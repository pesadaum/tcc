==> flow/design.v <==
module i_ref_sampling #(parameter BUS_WIDTH = 10) (
  input      [BUS_WIDTH-1:0] i_ref        ,
  input                      clk          ,
  input                      rst          ,
  input                      enable       ,
  input                      ready        ,
  input                      went_unstable,
  output reg [BUS_WIDTH-1:0] i_ref_max
);
reg [BUS_WIDTH-1:0] i_ref_smp_1;
reg [BUS_WIDTH-1:0] i_ref_smp_2;
reg [BUS_WIDTH-1:0] i_ref_smp_3;
reg [BUS_WIDTH-1:0] i_ref_smp_4;
always @(posedge clk or posedge rst) begin
    if (rst) begin
        i_ref_smp_1 <= 2**BUS_WIDTH-1;
        i_ref_smp_2 <= 2**BUS_WIDTH-1;
        i_ref_smp_3 <= 2**BUS_WIDTH-1;
        i_ref_smp_4 <= 2**BUS_WIDTH-1;
        i_ref_max   <= 2**BUS_WIDTH-1;
    end
    else if (ready & !went_unstable) begin
        i_ref_smp_1 <= i_ref;
        i_ref_smp_2 <= i_ref_smp_1;
        i_ref_smp_3 <= i_ref_smp_2;
        i_ref_smp_4 <= i_ref_smp_3;
    end
    else if (went_unstable) begin
        i_ref_max <= i_ref_smp_4;
    end
end
endmodule
# == Reports on i_ref_sampling ==
# Tool output for the design above, in the order of the flow.
# Lines are those of the file above, counted from 1.
# Operators: Yosys type, input widths -> output width; for muxes data width and select width s.
# Library cell names are shortened.
# Not given: -
# setup
top_module,i_ref_sampling
clock,clk
lib,sky130hd
pvt_corner,tt_025C_1v80

# == Elaborated design ==
# Yosys after proc, flatten, opt, wreduce and memory -nomap, before mapping. Enables and synchronous resets that opt folds into registers are not counted as muxes. Memory bits, and registers merged into a memory's read port (data or address), are not among the register bits. Print and check cells are not counted. Equal cells are merged and count once.
# word_totals
register_bits,50
inputBits,15
# op_classes
n_logic,2
reduce_and_logical,2
# ops
operator,n
$reduce_and 2->1,1
$and 1x1->1,1
$not 1->1,1
$logic_not 1->1,1

# == Depth ==
# Yosys ltp: most cells in a row. Word level: on the elaborated netlist, between registers, memories and ports. Mapped: between sequential cells and ports; inverters and the memories' decode and read muxes count.
# logic_depth
depth_word,4
ABC_AREA,0
ltp_mapped,3
mapped_depth_nobuf,2

# == After synthesis ==
# Yosys stat after the flow's synthesis: flattened, memories mapped to cells. It holds for the ABC_AREA given above (unset counts as 0); a run with the other value may have another netlist.
# The area totals of this step are shown rounded.
# mapped
mapped_cells,107
area_mm2,0.0019
sequential_area_mm2,0.0013
ff_cells,50
buf_cells,5
# types
cell_type,n,area_total_um2
dfstp_2,50,1313.76
mux2_2,47,529.258
buf_6,4,45.043
mux2_1,3,33.782
nor2b_4,1,13.763
buf_2,1,5.005
inv_1,1,3.754

# == Path before layout ==
# OpenSTA on the mapped netlist: ideal clock, no wires. The path of least setup slack (recovery checks aside). Input and output delay are each 20% of the period. Register names are those of the netlist, which keeps one name where synthesis merged equal registers.
# synth_path
kind,input -> register
startpoint,in ready
endpoint,reg i_ref_smp_1[6]
tclk_ns,1.29
in_delay_ns,0.258
setup_ns,0.082
t_first_pin_ns,0.258
arrival_time_ns,0.913
setup_slack_ns,0.295
path_delay_ns,0.737
path_stages,3
path_buffers,1
period_less_setup_slack_ns,0.995
# "path_delay_ns" = arrival - input delay + setup time.
# "path_stages": output pins that drive a net of the path, with the launching flip-flop's if there is one; two outputs of one cell count as two.
# "period_less_setup_slack_ns" is the clock period less the worst setup slack; recovery checks do not enter. This is arithmetic on one report: input and output delays are still those of the set period (20% each).
# Between the ends stands the longest chain of elaborated cells between them, by number of cells; it is not shown to be the way that was timed. Of several equally long chains one is given.
# Each line given opens the expression or statement behind the cell; cells for indexed reads and writes are added by Yosys, which also makes memories of some case tables.
# synth_between
cell_sequence,nor2b_4 -> buf_6 -> mux2_2
elab_chain_cells,1
cells_between,1
lines_between,1
cone_classes,logic (1)
# synth_lines
item,line,rtl
from (decl),6,"input                      ready        ,"
$and 1x1->1,22,else if (ready & !went_unstable) begin
to (assign),16,i_ref_smp_1 <= 2**BUS_WIDTH-1;
to (assign),23,i_ref_smp_1 <= i_ref;
to (decl),10,reg [BUS_WIDTH-1:0] i_ref_smp_1;

# == Timing after layout ==
# Path of least setup slack in the final report of job 2 (OpenROAD, finished layout, wires in). Where an end is a register, its clock arrival counts in the times.
# layout_path
kind,register -> output
startpoint,reg i_ref_max[8]
endpoint,out i_ref_max[8]
tclk_ns,1.12
t_first_pin_ns,0.29
arrival_time_ns,0.94
setup_slack_ns,-0.04
path_stages,2
path_buffers,1
# layout_between
cell_sequence,dfstp_2 -> buf_6
elab_chain_cells,0
cells_between,0
lines_between,0
# layout_lines
item,line,rtl
from (decl),8,output reg [BUS_WIDTH-1:0] i_ref_max
from (assign),20,i_ref_max   <= 2**BUS_WIDTH-1;
from (assign),29,i_ref_max <= i_ref_smp_4;
to (decl),8,

# Top module i_ref_sampling; platform sky130hd; tools Yosys and OpenROAD; 2 stored runs in no particular order. Input and output delays are each 20% of the period that was set; the output load is 0.01 pF.
# "timing.achieved_period_ns" = clock period - worst setup slack. The figure is calculated, with input and output delays left at 20% of the set period.
# "worstPathTime_ns" = time allowed to the worst setup path (clock period - input delay - output delay, where it has them) - its slack; a late launch clock adds to it, a late capture clock takes from it.
# "power_mw" is the tool's figure for a default switching activity; nothing was simulated.
# The results are shown rounded.
# Among the settings, - means not set for that run.
# Results: - = not shown.
run name,period_ns,CORE_UTILIZATION,SETUP_SLACK_MARGIN,PLACE_DENSITY_LB_ADDON,CELL_PAD_IN_SITES_DETAIL_PLACEMENT,CTS_CLUSTER_SIZE,CAP_MARGIN,CORE_MARGIN,SLEW_MARGIN,timing.hold.ws_ns,finish.stdcell_area_mm2,worstPathTime_ns,worstPathKind,synthArea_mm2,timing.achieved_period_ns,die_area_mm2,setup_tns_ns,setup_ws_ns,power_mw,utilization_pct
job 1,0.961,63,0.2,0.22,1,17,20,2,20,-,-,-,-,-,-,-,-,-,-,-
job 2,1.12,40,0.25,-,-,-,20,2,20,0.41,0.0026,0.94,register -> output,0.0019,1.165,0.0054,-0.38,-0.045,5.6,54
# Job 1: stopped before the end: clock tree synthesis reported DPL-0033
